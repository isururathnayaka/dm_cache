==> flow/design.v <==
package memory_sub_system_param;
    localparam byte WORD_SIZE           = 32;        
    localparam integer CACHE_SIZE       = 1024;      
    localparam byte CACHE_LINE_SIZE     = 16;        
    localparam integer NUM_CACHE_LINES  = CACHE_SIZE / CACHE_LINE_SIZE;
    localparam integer MEMORY_SIZE      = 64 * 1024;     
    localparam byte ADDR_LENGTH     = $clog2(MEMORY_SIZE);       
    localparam byte INDEX_LENGTH    = $clog2(NUM_CACHE_LINES);
    localparam byte TAG_LENGTH      = $clog2(MEMORY_SIZE / CACHE_SIZE);
    localparam byte OFFSET_LENGTH   = ADDR_LENGTH - INDEX_LENGTH - TAG_LENGTH;
endpackage
import memory_sub_system_param::*;
module valid_mem #(
    parameter byte INDEX_LEN        = INDEX_LENGTH,
    parameter byte TAG_LEN          = TAG_LENGTH,
    parameter integer NUM_CACHE_L   = NUM_CACHE_LINES
    )(
    input                       clk,   
    input                       resetn,  
    input                       write,
    input [INDEX_LEN-1:0]    index,
    output                      valid_out
    );
    logic [NUM_CACHE_L-1:0]     valid_memory;
    logic valid_out;
    always_ff @(posedge clk)
    begin
        if (!resetn) begin       
            valid_memory = 0;
        end
        else begin
            if (write) begin
                valid_memory[index] = 1'b1;
            end
            else begin
                valid_out = valid_memory[index];
            end
        end
    end
endmodule
======== Step by step through the tools: valid_mem ========
What the tools print for valid_mem, step after step.
Lines are those of the file above, counted from 1.
Library cell names are shortened.
The mark -- stands for no value.
design
  top module .............................. valid_mem
  clock port .............................. clk
  library ................................. sky130hd
  corner .................................. tt_025C_1v80

======== After elaboration ========
Source: Yosys, flattened and elaborated, memories not mapped. Widths are those after wreduce. Registers that Yosys merges into a memory's read port (data or address) are not register bits. Print and check cells do not count. Equal cells are merged and count once.
word-level totals
  bits of input ports ..................... 9
  flip-flop bits (word level) ............. 65
  cells after elaboration ................. 10
cells by class
  $add $sub $neg .......................... 1
  reductions and logical operators ........ 1
  bitwise operators ....................... 4
  shifts and indexed selects .............. 2
operators with widths
  operator                                                          number
  1-bit by 7-bit variable shift with 64-bit output with constant A  1
  64-bit by 6-bit indexed select with 1-bit output                  1
  64-bit AND                                                        1
  64-bit bitwise OR                                                 1
  64-bit inverter                                                   1
  6-bit negation with 7-bit output                                  1
  2-bit AND reduction                                               1
  1-bit inverter                                                    1

======== Longest topological paths ========
Yosys ltp: most cells in a row. Word level: on the elaborated netlist, between registers, memories and ports. Mapped: between sequential cells and ports; inverters and the memories' decode and read muxes count.
depth
  depth in word-level cells ............... 5
  ABC_AREA ................................ 0
  gate-level depth with buffers ........... 9
  depth with buffers taken out ............ 7

======== Mapped cells and area ========
The flow's flattened synthesis, as Yosys stat reports it; memories are mapped. The netlist is that of the ABC_AREA named above (0 if unset); the other value can give another one.
Totals and module areas in this step are rounded.
cells by type
  cell type  number  area in all (um^2)
  dfxtp_1    64      1.28E+03
  o21a_1     63      472.954
  mux4_2     16      360.346
  nor2_1     67      251.491
  nand4_4    3       63.811
  buf_6      5       56.304
  ha_1       4       50.048
  nand2_1    11      41.29
  nand3_1    8       40.038
  o211ai_2   3       37.536
  a22oi_1    4       30.029
  edfxtp_1   1       30.029
  xnor2_1    3       26.275
  nor2b_1    4       25.024
  clkbuf_1   6       22.522
  nor4_4     1       21.27
  o31ai_4    1       21.27
  a31oi_1    3       18.768
Other cell types: 20; their cells: 28.
synthesis totals
  mapped area ............................. 3,100 um^2
  buffer cells ............................ 18
  cells in the netlist .................... 295
  flip-flops .............................. 65
  area of sequential cells ................ 1,300 um^2

======== Timing after synthesis ========
Source: OpenSTA report_checks on the synthesized netlist (no wires, ideal clock, input and output delay 20% of the period each), path of least setup slack; recovery checks are left aside. Register names are those of the netlist, which keeps one name where synthesis merged equal registers.
timing after synthesis
  path kind ............................... input to register
  start ................................... input port index[0]
  end ..................................... register valid_out
  arrival ................................. 1.856 ns
  path buffers ............................ 2
  path delay .............................. 1.675 ns
  setup time .............................. 0.259 ns
  driving pins on the path ................ 7
  external input delay .................... 0.440 ns
  slack ................................... 0.084 ns
  clock period ............................ 2.2 ns
  synthesis period reached ................ 2.116 ns
"path delay" is the arrival time less input delay plus setup time.
"driving pins on the path" counts driving pins, that of a launching flip-flop among them; a cell with two outputs on the path counts twice.
"synthesis period reached" = period - worst setup slack (recovery checks aside). The figure is calculated, with input and output delays left at 20% of the set period.
The rows between start and end are the longest chain of elaborated cells between them; the timing report does not say that the signal goes this way. Where chains are equally long, one stands for them.
Each line given opens the expression or statement behind the cell; cells for indexed reads and writes are added by Yosys, which also makes memories of some case tables.
on the way, after synthesis
  cells stage by stage .................... clkbuf_2 buf_4 mux4_2 a22oi_1 nand3_1 a211oi_1 nor2_1
  cells in the longest elaborated chain ... 1
  elaborated cells on any way between the ends .. 1
  RTL lines with such cells ............... 1
  those cells by class .................... 1 x shift
RTL lines, path after synthesis
  element                                           line  text
  start: declaration                                21    input [INDEX_LEN-1:0]    index,
  64-bit by 6-bit indexed select with 1-bit output  36    valid_out = valid_memory[index];
  end: assignment                                   36
  end: declaration                                  22    output                      valid_out

======== Path in the finished layout ========
From the final timing report of flow run A: the path of least setup slack in the routed layout; clock arrival at registers is part of the times.
timing after layout
  path kind ............................... input to register
  start ................................... input port index[2]
  end ..................................... register valid_memory[32]
  driving pins on the path ................ 6
  arrival ................................. 2.53 ns
  path buffers ............................ 1
  clock period ............................ 2.46 ns
  setup time .............................. 0.10 ns
  slack ................................... 0.15 ns
  external input delay .................... 0.49 ns
The rows between start and end are the longest chain of elaborated cells between them; the timing report does not say that the signal goes this way. Where chains are equally long, one stands for them.
on the way, after layout
  cells stage by stage .................... clkdlybuf4s50_1 or3_1 or4_4 nand3_2 nor2_1 o21a_1
  cells in the longest elaborated chain ... 5
  elaborated cells on any way between the ends .. 5
  RTL lines with such cells ............... 1
  those cells by class .................... 1 x add/sub; 1 x shift; 3 x logic
RTL lines, path after layout
  element                                           line  text
  start: declaration                                21    input [INDEX_LEN-1:0]    index,
  6-bit negation with 7-bit output                  33    valid_memory[index] = 1'b1;
  1-bit by 7-bit variable shift with 64-bit output  33
  64-bit inverter                                   33
  64-bit AND                                        33
  64-bit bitwise OR                                 33
  end: assignment                                   29    valid_memory = 0;
  end: assignment                                   33
  end: declaration                                  24    logic [NUM_CACHE_L-1:0]     valid_memory;

==> runs of valid_mem <==
2 stored runs of valid_mem in the flow (synthesis by Yosys, layout by OpenROAD, sky130hd cells), in arbitrary order. Constraints: input delay and output delay 20% of the set period each, output load 0.01 pF.
"clock period achieved" is the run's clock period less its worst setup slack. It is reckoned from that one timing run; input and output delays stay at 20% of the period that was set.
"time on the worst setup path": the worst setup path's part of the clock period (all of it between registers, 20% less for each end at a port) less its slack. A launch clock that arrives late makes it longer, a capture clock that arrives late makes it shorter.
Results are given in rounded form.

======== flow run A ========
==> flow/run.sh <==
#!/bin/bash
# the make line also repeats the synthesis and layout settings of config.mk as NAME=value (left out here)
make -C /OpenROAD-flow-scripts/flow DESIGN_CONFIG=/design/flow/config.mk WORK_HOME=/design/flow/orfs CLKGATE_MAP_FILE= finish
==> flow/config.mk <==
export PLATFORM = sky130hd
export DESIGN_NAME = valid_mem
export DESIGN_NICKNAME = valid_mem
export VERILOG_FILES = /design/flow/design.v
export SDC_FILE = /design/flow/constraint.sdc
export NUM_CORES = 4
export LEC_CHECK = 0
export CAP_MARGIN = 20
export CORE_MARGIN = 2
export CORE_UTILIZATION = 26
export SLEW_MARGIN = 20
==> flow/constraint.sdc <==
create_clock -name core_clock -period 2.46 [get_ports {clk}]
set_input_delay 0.4920 -clock core_clock [delete_from_list [all_inputs] [get_ports {clk}]]
set_output_delay 0.4920 -clock core_clock [all_outputs]
set_load 0.01 [all_outputs]

-------- measured, flow run A --------
  lowest setup slack ...................... 0.15 ns
  post-synthesis cell area ................ 3,100 um^2
  utilization in the final report ......... 33 %
  clock period achieved ................... 2.310 ns
  summed negative setup slack ............. 0.000 ns
  time on the worst setup path ............ 1.82 ns
  critical path kind ...................... input to register
  area inside the die boundary ............ 13,000 um^2

======== flow run B ========
==> flow/run.sh <==
#!/bin/bash
# the make line also repeats the synthesis and layout settings of config.mk as NAME=value (left out here)
make -C /OpenROAD-flow-scripts/flow DESIGN_CONFIG=/design/flow/config.mk WORK_HOME=/design/flow/orfs CLKGATE_MAP_FILE= finish
==> flow/config.mk <==
export PLATFORM = sky130hd
export DESIGN_NAME = valid_mem
export DESIGN_NICKNAME = valid_mem
export VERILOG_FILES = /design/flow/design.v
export SDC_FILE = /design/flow/constraint.sdc
export NUM_CORES = 4
export LEC_CHECK = 0
export CAP_MARGIN = 30
export CELL_PAD_IN_SITES_GLOBAL_PLACEMENT = 3
export CORE_MARGIN = 2
export CORE_UTILIZATION = 63
export CTS_CLUSTER_DIAMETER = 107
export PLACE_DENSITY_LB_ADDON = 0.09
export SLEW_MARGIN = 5
export TNS_END_PERCENT = 15
==> flow/constraint.sdc <==
create_clock -name core_clock -period 2.61 [get_ports {clk}]
set_input_delay 0.5220 -clock core_clock [delete_from_list [all_inputs] [get_ports {clk}]]
set_output_delay 0.5220 -clock core_clock [all_outputs]
set_load 0.01 [all_outputs]

-------- flow run B --------
  no results, placement failed with FLW-0024
