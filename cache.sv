==> flow/design.v <==
package memory_sub_system_param;
    localparam byte WORD_SIZE           = 32;        
    localparam integer CACHE_SIZE       = 1024;      
    localparam byte CACHE_LINE_SIZE     = 16;        
    localparam integer NUM_CACHE_LINES  = CACHE_SIZE / CACHE_LINE_SIZE;
    localparam integer MEMORY_SIZE      = 64 * 1024;     
    localparam byte ADDR_LENGTH     = $clog2(MEMORY_SIZE);       
    localparam byte INDEX_LENGTH    = $clog2(NUM_CACHE_LINES);
    localparam byte TAG_LENGTH      = $clog2(MEMORY_SIZE / CACHE_SIZE);
    localparam byte OFFSET_LENGTH   = ADDR_LENGTH - INDEX_LENGTH - TAG_LENGTH;
endpackage
import memory_sub_system_param::*;
module cache #(
    parameter byte INDEX_LEN        = INDEX_LENGTH,
    parameter byte OFFSET_LEN       = OFFSET_LENGTH,
    parameter byte WORD_S           = WORD_SIZE,
    parameter integer NUM_CACHE_L   = NUM_CACHE_LINES,
    parameter integer CACHE_L_SIZE  = CACHE_LINE_SIZE
    )(
    input                       clk,   
    input                       resetn,  
    input                       select,
    input                       write,
    input [INDEX_LEN-1:0]       index,
    input [OFFSET_LEN-1:0]      offset,
    input [WORD_S-1:0]          mem_write,
    input [CACHE_L_SIZE-1:0]    mem_read,
    output [CACHE_L_SIZE-1:0]   dout
    );
    var int word_offset = offset;       
    logic [NUM_CACHE_L-1:0][CACHE_L_SIZE-1:0] cache_memory;
    logic [CACHE_L_SIZE-1:0] dout;
    always_ff @(posedge clk)
    begin
        if (!resetn) begin       
            cache_memory = 0;
        end
        else begin
            if (write) begin
                if (select) begin
                    cache_memory     = mem_read;      
                end
                else begin
                    cache_memory     = mem_write;     
                end
            end
            else begin
                dout = cache_memory[index];
            end
        end
    end
endmodule
## Step by step through the tools: cache

The steps from the RTL of cache to its reports follow in flow order.
Line numbers count from 1 in the design file above.
Cell names lack the library's common part.
Not given: --

| set-up | value |
|---|---|
| top | cache |
| clock | clk |
| library | sky130hd |
| corner | tt_025C_1v80 |

## Elaborated design

Yosys after proc, flatten, opt, wreduce and memory -nomap, before mapping. Enables and synchronous resets that opt folds into registers are not counted as muxes. Memory bits, and registers merged into a memory's read port (data or address), are not among the register bits. Print and check cells are not counted. Equal cells are merged and count once.

| cells by class | value |
|---|---|
| mux-type cells | 1 |
| bitwise gates (word level) | 1 |
| shifts and indexed selects | 1 |
| reduce/logical cells | 1 |

Operators by type and width:

| operator | count |
|---|---|
| indexed select 1024 x 11 -> 16 bit | 1 |
| two-way mux 32 bit | 1 |
| AND reduction 2 bit | 1 |
| inverter 1 bit | 1 |

| storage and ports | value |
|---|---|
| word-level cells | 6 |
| flip-flop bits (word level) | 1,040 |
| output and inout port bits | 16 |
| input port bits | 62 |

## Depth

Depth = most cells in a row (Yosys ltp): at word level without a register or memory, in the mapped netlist without a sequential cell, where the memories' decode and read muxes count.

| logic depth | value |
|---|---|
| depth in word-level cells | 2 |
| ABC_AREA | 0 |
| mapped depth | 5 |

## Synthesis result

The flow's flattened synthesis, as Yosys stat reports it; memories are mapped. The netlist is that of the ABC_AREA named above (0 if unset); the other value can give another one.
Totals and module areas in this step are rounded.

| mapped netlist | value |
|---|---|
| flip-flop cells | 48 |
| sequential part of the area | 1,121 um^2 |
| chip area (Yosys) | 1,992 um^2 |
| cell count | 163 |

Cells by type:

| type | count |
|---|---|
| dfxtp_1 | 32 |
| edfxtp_1 | 16 |
| mux2i_1 | 32 |
| a22o_1 | 16 |
| nor3_2 | 10 |
| a21oi_1 | 16 |
| o21ai_0 | 16 |
| buf_2 | 7 |
| nor3_1 | 6 |
| buf_12 | 1 |
| clkbuf_1 | 4 |
| buf_6 | 1 |
| or4_4 | 1 |
| and3b_1 | 1 |
| buf_1 | 2 |
| nor2b_1 | 1 |
| clkbuf_2 | 1 |

## Timing after synthesis

Source: OpenSTA report_checks on the synthesized netlist (no wires, ideal clock, input and output delay 20% of the period each), path of least setup slack; recovery checks are left aside. Register names are those of the netlist, which keeps one name where synthesis merged equal registers.

| path post-synthesis | value |
|---|---|
| path type | in2reg |
| from | in index[3] |
| to | reg dout[10] |
| path slack | 0.486 ns |
| path buffers | 2 |
| time at the first pin | 0.388 ns |
| arrival | 1.302 ns |
| external input delay | 0.388 ns |
| stages | 4 |
| required time | 1.788 ns |
| path delay | 1.066 ns |
| period | 1.94 ns |
| synthesis period reached | 1.454 ns |

"path delay" = arrival - input delay + setup time.
"stages" counts driving pins, that of a launching flip-flop among them; a cell with two outputs on the path counts twice.
"synthesis period reached" = period - worst setup slack (recovery checks aside). The figure is calculated, with input and output delays left at 20% of the set period.
Between the ends stands the longest chain of elaborated cells between them, by number of cells; it is not shown to be the way that was timed. Of several equally long chains one is given.
A line is the first line of the expression or statement that the cell stems from. Yosys adds cells for indexed reads and writes and turns some case tables into memories.

| on the way, post-synthesis | value |
|---|---|
| path through | or4_4 > buf_6 > buf_12 > nor3_2 |
| length of the longest elaborated chain | 1 |
| elaborated cells on any way between the ends | 1 |

Ends and longest elaborated chain, post-synthesis:

| what | RTL line | source |
|---|---|---|
| start: declaration | 24 | `input [INDEX_LEN-1:0]       index,` |
| indexed select 1024 x 11 -> 16 bit | 48 | `dout = cache_memory[index];` |
| end: assignment | 48 |  |
| end: declaration | 28 | `output [CACHE_L_SIZE-1:0]   dout` |

## Worst path after layout

From the final timing report of job 1: the path of least setup slack in the routed layout; clock arrival at registers is part of the times.

| path post-layout | value |
|---|---|
| path type | in2reg |
| from | in index[3] |
| to | reg dout[0] |
| path slack | 0.23 ns |
| path buffers | 1 |
| period | 1.79 ns |
| required time | 1.91 ns |
| external input delay | 0.36 ns |
| stages | 3 |
| time at the first pin | 0.36 ns |
| arrival | 1.68 ns |

Between the ends stands the longest chain of elaborated cells between them, by number of cells; it is not shown to be the way that was timed. Of several equally long chains one is given.

| on the way, post-layout | value |
|---|---|
| path through | clkdlybuf4s50_1 > or4_4 > nor3_1 |
| length of the longest elaborated chain | 1 |
| elaborated cells on any way between the ends | 1 |

Ends and longest elaborated chain, post-layout:

| what | RTL line | source |
|---|---|---|
| start: declaration | 24 | `input [INDEX_LEN-1:0]       index,` |
| indexed select 1024 x 11 -> 16 bit | 48 | `dout = cache_memory[index];` |
| end: assignment | 48 |  |
| end: declaration | 28 | `output [CACHE_L_SIZE-1:0]   dout` |

Hand-over note for cache

Flow measurements of cache on sky130hd: 2 stored runs with different settings, listed in no order. Input and output delays are each 20% of the period that was set; the output load is 0.01 pF.
"clock period reached": clock period set for the run, less the worst setup slack. It is reckoned from that one timing run; input and output delays stay at 20% of the period that was set.
"power consumption" is the tool's figure for a default switching activity; nothing was simulated.
The results are shown rounded.

## Job 1

==> flow/run.sh <==
#!/bin/bash
# the make line also repeats the synthesis and layout settings of config.mk as NAME=value (left out here)
make -C /OpenROAD-flow-scripts/flow DESIGN_CONFIG=/design/flow/config.mk WORK_HOME=/design/flow/orfs CLKGATE_MAP_FILE= finish
==> flow/config.mk <==
export PLATFORM = sky130hd
export DESIGN_NAME = cache
export DESIGN_NICKNAME = cache
export VERILOG_FILES = /design/flow/design.v
export SDC_FILE = /design/flow/constraint.sdc
export NUM_CORES = 4
export LEC_CHECK = 0
export CAP_MARGIN = 20
export CORE_MARGIN = 2
export CORE_UTILIZATION = 40
export SLEW_MARGIN = 20
==> flow/constraint.sdc <==
create_clock -name core_clock -period 1.79 [get_ports {clk}]
set_input_delay 0.3580 -clock core_clock [delete_from_list [all_inputs] [get_ports {clk}]]
set_output_delay 0.3580 -clock core_clock [all_outputs]
set_load 0.01 [all_outputs]

| result of job 1 | value |
|---|---|
| power consumption | 2.276 mW |
| area inside the die boundary | 5,560 um^2 |
| clock period reached | 1.555 ns |
| mapped cell area after synthesis | 1,992 um^2 |
| lowest setup slack | 0.235 ns |
| total negative setup slack | 0.000 ns |
| standard-cell area after layout | 2,912 um^2 |

## Job 2

==> flow/run.sh <==
#!/bin/bash
# the make line also repeats the synthesis and layout settings of config.mk as NAME=value (left out here)
make -C /OpenROAD-flow-scripts/flow DESIGN_CONFIG=/design/flow/config.mk WORK_HOME=/design/flow/orfs CLKGATE_MAP_FILE= finish
==> flow/config.mk <==
export PLATFORM = sky130hd
export DESIGN_NAME = cache
export DESIGN_NICKNAME = cache
export VERILOG_FILES = /design/flow/design.v
export SDC_FILE = /design/flow/constraint.sdc
export NUM_CORES = 4
export LEC_CHECK = 0
export ABC_AREA = 1
export CAP_MARGIN = 0
export CORE_MARGIN = 4
export CORE_UTILIZATION = 26
export CTS_CLUSTER_DIAMETER = 233
export PLACE_DENSITY_LB_ADDON = 0.17
export SETUP_SLACK_MARGIN = 0.19
export SLEW_MARGIN = 20
==> flow/constraint.sdc <==
create_clock -name core_clock -period 1.04 [get_ports {clk}]
set_input_delay 0.2080 -clock core_clock [delete_from_list [all_inputs] [get_ports {clk}]]
set_output_delay 0.2080 -clock core_clock [all_outputs]
set_load 0.01 [all_outputs]

| result of job 2 | value |
|---|---|
| power consumption | 4.135 mW |
| area inside the die boundary | 10,460 um^2 |
| clock period reached | 1.081 ns |
| mapped cell area after synthesis | 2,311 um^2 |
| lowest setup slack | -0.041 ns |
| total negative setup slack | -0.041 ns |
| standard-cell area after layout | 3,558 um^2 |

End of note.
